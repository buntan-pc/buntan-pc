==> flow/design.v <==
module adc#(
  parameter CLOCK_HZ = 27_000_000
) (
  input  rst, clk,
  input  clk125,       
  input  adc_cmp,      
  output adc_sh_ctl,   
  output adc_dac_pwm,  
  output logic [7:0] adc_result  
);
localparam PWM_PERIOD = 255;
localparam TICK_SAMPLE_END = 100;
localparam TICK_CONVERT_BIT = 100;
logic [7:0] pwm_period, pwm_period_next;
logic [7:0] adc_sar;          
logic [8:0] tick, tick_next;  
logic tick_edge_zero;         
typedef enum logic {
  SAMPLE,
  CONVERT
} adc_phase_t;
adc_phase_t adc_phase;
logic [2:0] bit_index;   
assign pwm_period_next = pwm_period >= PWM_PERIOD - 1 ? 0 : pwm_period + 1;
assign tick_next =
  adc_phase == SAMPLE
    ? (tick >= TICK_SAMPLE_END - 1 ? 0 : tick + 1)
    : (tick >= TICK_CONVERT_BIT - 1 ? 0 : tick + 1);
assign tick_edge_zero = pwm_period_next == 0 & tick_next == 0;
assign adc_sh_ctl = ~(adc_phase == SAMPLE);
assign adc_dac_pwm = pwm_period < adc_sar;
always @(posedge rst, posedge clk125) begin
  if (rst)
    pwm_period <= 0;
  else
    pwm_period <= pwm_period_next;
end
always @(posedge rst, posedge clk125) begin
  if (rst)
    adc_sar <= 8'h80;
  else if (adc_phase == CONVERT & tick_edge_zero) begin
    adc_sar[bit_index] <= adc_cmp;
    if (bit_index > 0)
      adc_sar[bit_index - 1] <= 1;
  end
  else if (adc_phase == SAMPLE & tick == 0 & pwm_period_next == 0)
    adc_sar <= 8'h80;
end
always @(posedge rst, posedge clk125) begin
  if (rst)
    tick <= 0;
  else if (pwm_period_next == 0)
    tick <= tick_next;
end
always @(posedge rst, posedge clk125) begin
  if (rst)
    adc_phase <= SAMPLE;
  else if (adc_phase == SAMPLE & tick_edge_zero)
    adc_phase <= CONVERT;
  else if (adc_phase == CONVERT & tick_edge_zero)
    if (bit_index == 0)
      adc_phase <= SAMPLE;
end
always @(posedge rst, posedge clk125) begin
  if (rst)
    bit_index <= 7;
  else if (adc_phase == CONVERT & tick_edge_zero)
    bit_index <= bit_index == 0 ? 7 : bit_index - 1;
end
always @(posedge rst, posedge clk125) begin
  if (rst)
    adc_result <= 0;
  else if (adc_phase == SAMPLE & tick == 0 & pwm_period_next == 0)
    adc_result <= adc_sar;
end
endmodule
# Reports on adc
# What the tools print for adc, step after step.
# Line numbers count from 1 in the design file above.
# Cell names lack the library's common part.
# The mark - stands for no value.
[setup] top="adc" clk_port="clk125" cell_library="sky130hd" lib_corner="tt_025C_1v80"

# Word-level counts
# Yosys after proc, flatten, opt, wreduce and memory -nomap, before mapping. Memory bits, and registers merged into a memory's read port (data or address), are not among the register bits. Print and check cells are not counted. Equal cells are merged and count once.
[bits] ff_bits=37 in_bits=4 elab_cells=47
[classes] addsub=5 cmp=4 shift=3 n_mux=9 logic=12 n_reduce_logical=8
[op_table] operator="1-bit by 33-bit variable shift with 8-bit output (first input constant)" count=1
[op_table] operator="32-bit negator with 33-bit output" count=1
[op_table] operator="8-bit two-way mux" count=4
[op_table] operator="9-bit logical NOT" count=2
[op_table] operator="8-bit AND" count=2
[op_table] operator="8-bit OR" count=2
[op_table] operator="8-bit NOT" count=2
[op_table] operator="9-bit by 1-bit adder with 9-bit output (second input constant)" count=1
[op_table] operator="9-bit by 7-bit greater-or-equal comparator with 1-bit output (second input constant)" count=1
[op_table] operator="9-bit two-way mux" count=1
[op_table] operator="1-bit by 4-bit variable shift with 8-bit output" count=1
[op_table] operator="1-bit by 4-bit variable shift with 8-bit output (first input constant)" count=1
[op_table] operator="8-bit by 1-bit adder with 8-bit output (second input constant)" count=1
[op_table] operator="8-bit less-than comparator" count=1
[op_table] operator="8-bit greater-or-equal comparator (second input constant)" count=1
[op_table] operator="8-bit logical NOT" count=1
[op_table] operator="2-bit nonzero test" count=3
[op_table] operator="1-bit AND" count=5
[op_table] operator="3-bit by 1-bit subtractor with 4-bit output (second input constant)" count=1
[op_table] operator="3-bit negator with 4-bit output" count=1
[op_table] operator="3-bit by 1-bit greater-than comparator with 1-bit output (second input constant)" count=1
[op_table] operator="3-bit logical NOT" count=1
[op_table] operator="3-bit two-way mux" count=1
[op_table] operator="1-bit two-way mux" count=3
[op_table] operator="2-bit AND reduction" count=1
[op_table] operator="1-bit NOT" count=1

# Longest topological paths
# Depth = most cells in a row (Yosys ltp): at word level without a register or memory, in the mapped netlist without a sequential cell, where the memories' decode and read muxes count.
[logic_depth] ltp_word=9 abc_area=0 ltp_mapped=12 depth_no_buf=11

# Synthesis result
# The flow's flattened synthesis, as Yosys stat reports it; memories are mapped. The netlist is that of the ABC_AREA named above (0 if unset); the other value can give another one.
[synth_totals] cell_count=249 yosys_area_um2=2404.8 seq_area_um2=930.9 ff_cells=37 n_buf=7
[by_type] cell_type="dfrtp_1" count=33 type_area_um2=825.792
[by_type] cell_type="ha_1" count=22 type_area_um2=275.264
[by_type] cell_type="dfstp_2" count=4 type_area_um2=105.101
[by_type] cell_type="mux2_2" count=9 type_area_um2=101.347
[by_type] cell_type="inv_1" count=22 type_area_um2=82.579
[by_type] cell_type="nor2_1" count=22 type_area_um2=82.579
[by_type] cell_type="mux2i_1" count=6 type_area_um2=60.058
[by_type] cell_type="nand2_1" count=14 type_area_um2=52.55
[by_type] cell_type="o2bb2ai_1" count=6 type_area_um2=52.55
[by_type] cell_type="o21ai_0" count=9 type_area_um2=45.043
[by_type] cell_type="nand3_1" count=8 type_area_um2=40.038
[by_type] cell_type="a21o_1" count=5 type_area_um2=37.536
[by_type] cell_type="a21oi_1" count=7 type_area_um2=35.034
[by_type] cell_type="nor3_1" count=7 type_area_um2=35.034
[by_type] cell_type="and3_1" count=5 type_area_um2=31.28
[by_type] cell_type="nand2b_1" count=5 type_area_um2=31.28
[by_type] cell_type="a22o_1" count=3 type_area_um2=26.275
[by_type] cell_type="xnor2_1" count=3 type_area_um2=26.275
# Not listed: further types 34, cells in them 59.

# Worst setup path after synthesis
# OpenSTA on the mapped netlist: ideal clock, no wires. The path of least setup slack (recovery checks aside). Input and output delay are each 20% of the period. Register names are those of the netlist, which keeps one name where synthesis merged equal registers.
[synth_path] path_kind="flip-flop to flip-flop" start="reg bit_index[0]" end="reg adc_sar[4]" clock_period_ns=3.08 arrival_ns=2.598 slack_ns=0.415 delay_ns=2.664 stages=12 n_path_buf=1 period_less_setup_slack_ns=2.665
# "delay_ns" is the arrival time less input delay plus setup time.
# "stages" counts driving pins, that of a launching flip-flop among them; a cell with two outputs on the path counts twice.
# "period_less_setup_slack_ns" = period - worst setup slack (recovery checks aside). The figure is calculated, with input and output delays left at 20% of the set period.
# The rows between start and end are the longest chain of elaborated cells between them; the timing report does not say that the signal goes this way. Where chains are equally long, one stands for them.
# A line is the first line of the expression or statement that the cell stems from. Yosys adds cells for indexed reads and writes and turns some case tables into memories.
# A register here has more assigning lines than the two given.
# Where a signal picks the word or bit written, the line may be left out of the assigning lines.
[synth_between] path_cell_list="dfstp_2 > inv_1 > ha_1 > ha_1 > clkbuf_1 > nand3_1 > ha_1 > nand2b_1 > nor4_1 > o21ai_0 > o21ai_0 > a22o_1" elab_chain_cells=9 cone_cells=15 cone_classes="3 x add/sub; 1 x compare; 3 x shift; 2 x mux; 6 x logic"
[synth_rtl] element="start, declared" line=23 rtl="logic [2:0] bit_index;"
[synth_rtl] element="start, assigned" line=66 rtl="bit_index <= 7;"
[synth_rtl] element="start, assigned" line=68 rtl="bit_index <= bit_index == 0 ? 7 : bit_index - 1;"
[synth_rtl] element="3-bit negator with 4-bit output" line=42 rtl="adc_sar[bit_index] <= adc_cmp;"
[synth_rtl] element="1-bit by 4-bit variable shift with 8-bit output" line=42
[synth_rtl] element="8-bit NOT" line=42
[synth_rtl] element="8-bit AND" line=42
[synth_rtl] element="8-bit OR" line=42
[synth_rtl] element="8-bit AND" line=44 rtl="adc_sar[bit_index - 1] <= 1;"
[synth_rtl] element="8-bit OR" line=44
[synth_rtl] element="8-bit two-way mux" line=43 rtl="if (bit_index > 0)"
[synth_rtl] element="8-bit two-way mux" line=41 rtl="else if (adc_phase == CONVERT & tick_edge_zero) begin"
[synth_rtl] element="end, assigned" line=40 rtl="adc_sar <= 8'h80;"
[synth_rtl] element="end, assigned" line=42
[synth_rtl] element="end, declared" line=15 rtl="logic [7:0] adc_sar;"

# Worst path after layout
# Path of least setup slack in the final report of entry A (OpenROAD, finished layout, wires in). Where an end is a register, its clock arrival counts in the times.
[layout_path] path_kind="flip-flop to flip-flop" start="reg pwm_period[0]" end="reg bit_index[1]" clock_period_ns=2.16 arrival_ns=2.70 slack_ns=-0.34 stages=10 n_path_buf=3
# The rows between start and end are the longest chain of elaborated cells between them; the timing report does not say that the signal goes this way. Where chains are equally long, one stands for them.
[layout_between] path_cell_list="dfrtp_1 > buf_6 > inv_4 > ha_4 > nand4b_1 > a2111o_1 > buf_6 > a211oi_4 > buf_6 > mux2i_1" elab_chain_cells=5 cone_cells=6 cone_classes="1 x add/sub; 1 x compare; 1 x mux; 2 x logic; 1 x reduce/logical"
[layout_rtl] element="start, declared" line=14 rtl="logic [7:0] pwm_period, pwm_period_next;"
[layout_rtl] element="start, assigned" line=34 rtl="pwm_period <= 0;"
[layout_rtl] element="start, assigned" line=36 rtl="pwm_period <= pwm_period_next;"
[layout_rtl] element="8-bit by 1-bit adder with 8-bit output" line=24 rtl="assign pwm_period_next = pwm_period >= PWM_PERIOD - 1 ? 0 : pwm_period + 1;"
[layout_rtl] element="8-bit two-way mux" line=24
[layout_rtl] element="8-bit logical NOT" line=29 rtl="assign tick_edge_zero = pwm_period_next == 0 & tick_next == 0;"
[layout_rtl] element="1-bit AND" line=29
[layout_rtl] element="1-bit AND" line=67 rtl="else if (adc_phase == CONVERT & tick_edge_zero)"
[layout_rtl] element="end, assigned" line=66 rtl="bit_index <= 7;"
[layout_rtl] element="end, assigned" line=68 rtl="bit_index <= bit_index == 0 ? 7 : bit_index - 1;"
[layout_rtl] element="end, declared" line=23 rtl="logic [2:0] bit_index;"

Subject: flow runs of adc

Hi,

Measured results for adc: 2 stored runs of the Yosys and OpenROAD flow on sky130hd. The settings differ; the order carries no meaning. The constraints put input and output delay at 20% of the set period each and load the outputs with 0.01 pF.
"worstPathTime_ns" = time allowed to the worst setup path (clock period - input delay - output delay, where it has them) - its slack; a late launch clock adds to it, a late capture clock takes from it.
"design_power_uw": no workload was simulated; the value follows from the tool's default switching activity.

[flow] entry A: files
==> flow/run.sh <==
#!/bin/bash
# the make line also repeats the synthesis and layout settings of config.mk as NAME=value (left out here)
make -C /OpenROAD-flow-scripts/flow DESIGN_CONFIG=/design/flow/config.mk WORK_HOME=/design/flow/orfs CLKGATE_MAP_FILE= finish
==> flow/config.mk <==
export PLATFORM = sky130hd
export DESIGN_NAME = adc
export DESIGN_NICKNAME = adc
export VERILOG_FILES = /design/flow/design.v
export SDC_FILE = /design/flow/constraint.sdc
export NUM_CORES = 4
export LEC_CHECK = 0
export CAP_MARGIN = 0
export CELL_PAD_IN_SITES_DETAIL_PLACEMENT = 2
export CORE_MARGIN = 10
export CORE_UTILIZATION = 20
export CTS_CLUSTER_SIZE = 99
export GPL_TIMING_DRIVEN = 1
export MIN_ROUTING_LAYER = met2
export SETUP_SLACK_MARGIN = -0.15
export SLEW_MARGIN = 20
==> flow/constraint.sdc <==
create_clock -name core_clock -period 2.16 [get_ports {clk125}]
set_input_delay 0.4320 -clock core_clock [delete_from_list [all_inputs] [get_ports {clk125}]]
set_output_delay 0.4320 -clock core_clock [all_outputs]
set_load 0.01 [all_outputs]

[flow] entry A: metrics
[metrics] die_um2 = 16810.4
[metrics] utilization_pct = 31.6
[metrics] worstPathTime_ns = 2.50
[metrics] worst_setup_path_type = flip-flop to flip-flop
[metrics] timing.setup.tns_ns = -6.032
[metrics] holdWs_ns = 0.525
[metrics] worstSetupSlack_ns = -0.340
[metrics] design_power_uw = 1488
[metrics] synthArea_um2 = 2404.8

[flow] entry B: files
==> flow/run.sh <==
#!/bin/bash
# the make line also repeats the synthesis and layout settings of config.mk as NAME=value (left out here)
make -C /OpenROAD-flow-scripts/flow DESIGN_CONFIG=/design/flow/config.mk WORK_HOME=/design/flow/orfs CLKGATE_MAP_FILE= finish
==> flow/config.mk <==
export PLATFORM = sky130hd
export DESIGN_NAME = adc
export DESIGN_NICKNAME = adc
export VERILOG_FILES = /design/flow/design.v
export SDC_FILE = /design/flow/constraint.sdc
export NUM_CORES = 4
export LEC_CHECK = 0
export CAP_MARGIN = 20
export CORE_MARGIN = 2
export CORE_UTILIZATION = 40
export SLEW_MARGIN = 20
==> flow/constraint.sdc <==
create_clock -name core_clock -period 2.7 [get_ports {clk125}]
set_input_delay 0.5400 -clock core_clock [delete_from_list [all_inputs] [get_ports {clk125}]]
set_output_delay 0.5400 -clock core_clock [all_outputs]
set_load 0.01 [all_outputs]

[flow] entry B: metrics
[metrics] die_um2 = 6648.0
[metrics] utilization_pct = 48.1
[metrics] worstPathTime_ns = 1.97
[metrics] worst_setup_path_type = flip-flop to output port
[metrics] timing.setup.tns_ns = 0.000
[metrics] holdWs_ns = 0.510
[metrics] worstSetupSlack_ns = 0.191
[metrics] design_power_uw = 1075
[metrics] synthArea_um2 = 2404.8

Regards
