==> flow/design.v <==
module stack#(
  parameter WIDTH = 16,
  parameter DEPTH = 16
) (
  input rst,
  input clk,
  input pop,
  input push,
  input load,
  input [WIDTH-1:0] data_in,
  output [WIDTH-1:0] data0,
  output [WIDTH-1:0] data1
);
logic [WIDTH-1:0] data[0:DEPTH-1];
assign data0 = data[0];
assign data1 = data[1];
integer i;
always @(posedge clk, posedge rst) begin
  if (rst)
    for (i = 0; i < DEPTH; i = i+1) data[i] <= {WIDTH{1'b0}};
  else begin
    if (load)
      data[0] <= data_in;
    else if (pop)
      data[0] <= data[1];
    else if (push)
      data[0] <= {WIDTH{1'b0}};
    if (pop) begin
      for (i = 1; i < DEPTH-1; i = i+1) data[i] <= data[i + 1];
      data[DEPTH-1] <= {WIDTH{1'b0}};
    end
    else if (push) begin
      for (i = 1; i < DEPTH; i = i+1) data[i] <= data[i - 1];
    end
  end
end
endmodule
Step by step through the tools: stack
The steps from the RTL of stack to its reports follow in flow order.
Line numbers count from 1 in the design file above.
Library cell names are shortened.
{ "setup": {"top_module": "stack", "clock_port": "clk", "lib": "sky130hd", "corner": "tt_025C_1v80"} }

After elaboration
Yosys after proc, flatten, opt, wreduce and memory -nomap, before mapping. Print and check cells are not counted. Equal cells are merged and count once.
{ "word_totals": {"register_bits": 256, "latchBits": 0, "ramBits": 0, "mem_bits_ro": 0, "clocked_rd_ports_x_width": 0, "n_memories": 0, "in_bits": 21, "word_cells": 51} }
{ "op_classes": {"n_addsub": 0, "n_mul": 0, "div_mod_pow": 0, "n_cmp": 0, "eq_ne": 0, "shifts": 0, "mux": 33, "bitwise": 0, "reduce_and_logical": 2} }
{ "ops": {"columns": ["operator", "n"], "rows": [
  ["16-bit 2-to-1 mux", 33],
  ["3-bit nonzero test", 1],
  ["2-bit nonzero test", 1]
]} }

Longest topological paths
Yosys ltp: most cells in a row. Word level: on the elaborated netlist, between registers, memories and ports. Mapped: between sequential cells and ports; inverters and the memories' decode and read muxes count.
{ "depth": {"ltp_word": 3, "ABC_AREA": 1, "mapped_depth": 6, "mapped_depth_nobuf": 4} }

Mapped cells and area
Yosys stat after the flow's synthesis: flattened, memories mapped to cells. It holds for the ABC_AREA given above (unset counts as 0); a run with the other value may have another netlist.
{ "mapped": {"cell_count": 1429, "area_um2": 11668.7, "ff_cells": 256} }
{ "types": {"columns": ["type", "n", "type_area_um2"], "rows": [
  ["dfrtp_1", 256, 6.41E+03],
  ["nand3_1", 480, 2.4E+03],
  ["nand2_1", 528, 1.98E+03],
  ["buf_2", 66, 330.317],
  ["buf_4", 30, 225.216],
  ["nor2_1", 32, 120.115],
  ["buf_6", 6, 67.565],
  ["inv_1", 18, 67.565],
  ["clkbuf_1", 11, 41.29],
  ["nor2_8", 1, 20.019],
  ["inv_4", 1, 6.256]
]} }

Timing after synthesis
Path of least setup slack by OpenSTA after synthesis, without wires, with an ideal clock, recovery checks aside; 20% of the period is set as input and as output delay. Where synthesis merged equal registers, the netlist keeps one of their names.
{ "synth_timing": {"kind": "in2reg", "from": "in pop", "to": "reg data[1][0]", "tclk_ps": 1180, "input_delay_ps": 236, "setup_time_ps": 124, "arrival_time_ps": 875, "t_required_ps": 1056, "path_slack_ps": 181, "path_delay_ps": 763, "driving_pins": 6, "path_buffers": 3, "period_less_setup_slack_ps": 999} }
"path_delay_ps" is the arrival time less input delay plus setup time.
"driving_pins": output pins that drive a net of the path, with the launching flip-flop's if there is one; two outputs of one cell count as two.
"period_less_setup_slack_ps" is the clock period less the worst setup slack; recovery checks do not enter. This is arithmetic on one report: input and output delays are still those of the set period (20% each).
The rows between start and end are the longest chain of elaborated cells between them; the timing report does not say that the signal goes this way. Where chains are equally long, one stands for them.
Each line given opens the expression or statement behind the cell; cells for indexed reads and writes are added by Yosys, which also makes memories of some case tables.
A register here has more assigning lines than the two given.
{ "synth_via": {"cell_sequence": "buf_4 inv_4 buf_4 buf_2 nand3_1 nand3_1", "elab_chain_cells": 1, "cone_cells": 2, "lines_between": 1} }
{ "synth_lines": {"columns": ["element", "line_no", "rtl"], "rows": [
  ["start: declaration", 7, "input pop,"],
  ["16-bit 2-to-1 mux", 28, "if (pop) begin"],
  ["end: assignment", 29, "for (i = 1; i < DEPTH-1; i = i+1) data[i] <= data[i + 1];"],
  ["end: assignment", 33, "for (i = 1; i < DEPTH; i = i+1) data[i] <= data[i - 1];"],
  ["end: declaration", 14, "logic [WIDTH-1:0] data[0:DEPTH-1];"]
]} }

Path in the finished layout
Path of least setup slack in the final report of job 1 (OpenROAD, finished layout, wires in). Where an end is a register, its clock arrival counts in the times.
The path's times are printed in steps of 10 ps; the period is the one set.
{ "layout_timing": {"kind": "reg2out", "from": "reg data[0][15]", "to": "out data0[15]", "tclk_ps": 860, "arrival_time_ps": 1120, "t_required_ps": 690, "path_slack_ps": -430, "driving_pins": 2, "path_buffers": 1} }
A register here has more assigning lines than the two given.
{ "layout_via": {"cell_sequence": "dfrtp_2 buf_6", "elab_chain_cells": 0, "cone_cells": 0, "lines_between": 0} }
{ "layout_lines": {"columns": ["element", "line_no", "rtl"], "rows": [
  ["start: declaration", 14, "logic [WIDTH-1:0] data[0:DEPTH-1];"],
  ["start: assignment", 23, "data[0] <= data_in;"],
  ["start: assignment", 25, "data[0] <= data[1];"],
  ["end: declaration", 11, "output [WIDTH-1:0] data0,"]
]} }

Wiki page: stack / flow data

2 stored runs of stack in the flow (synthesis by Yosys, layout by OpenROAD, sky130hd cells), in arbitrary order. Constraints: input delay and output delay 20% of the set period each, output load 0.01 pF.
"period_less_ws_ps": clock period set for the run, less the worst setup slack. It is reckoned from that one timing run; input and output delays stay at 20% of the period that was set.
"worst_path_ps" = time allowed to the worst setup path (clock period - input delay - output delay, where it has them) - its slack; a late launch clock adds to it, a late capture clock takes from it.
"worst_path_ps" is known to 10 ps.
[
  {
    "run": "job 1",
    "settings": { "period_ns": 0.86, "CORE_UTILIZATION": 44, "SETUP_SLACK_MARGIN": 0.15, "PLACE_DENSITY_LB_ADDON": 0.27, "CORE_ASPECT_RATIO": 1.78, "CELL_PAD_IN_SITES_GLOBAL_PLACEMENT": 2, "CELL_PAD_IN_SITES_DETAIL_PLACEMENT": 1, "ABC_AREA": 1, "GPL_ROUTABILITY_DRIVEN": 0, "CTS_CLUSTER_SIZE": 66, "SLEW_MARGIN": 5, "MIN_ROUTING_LAYER": "met1", "CAP_MARGIN": 20, "CORE_MARGIN": 2 },
    "results": { "yosys_chip_area_um2": 11668.7, "design_die_area_um2": 27892.7, "finish.utilization_frac": 0.607, "final_setup_ws_ps": -432, "worst_hold_slack_ps": 56, "period_less_ws_ps": 1292, "worst_path_ps": 1120, "critical_path_type": "reg2out" }
  },
  {
    "run": "job 2",
    "settings": { "period_ns": 0.696, "CORE_UTILIZATION": 39, "PLACE_DENSITY": 0.75, "CELL_PAD_IN_SITES_DETAIL_PLACEMENT": 0, "TNS_END_PERCENT": 30, "CTS_CLUSTER_SIZE": 87, "MIN_ROUTING_LAYER": "met2", "CAP_MARGIN": 20, "CORE_MARGIN": 2, "SLEW_MARGIN": 20 },
    "results": { "yosys_chip_area_um2": 11905.2, "design_die_area_um2": 31939.1, "finish.utilization_frac": 0.482, "final_setup_ws_ps": -562, "worst_hold_slack_ps": 19, "period_less_ws_ps": 1258, "worst_path_ps": 1120, "critical_path_type": "reg2out" }
  }
]
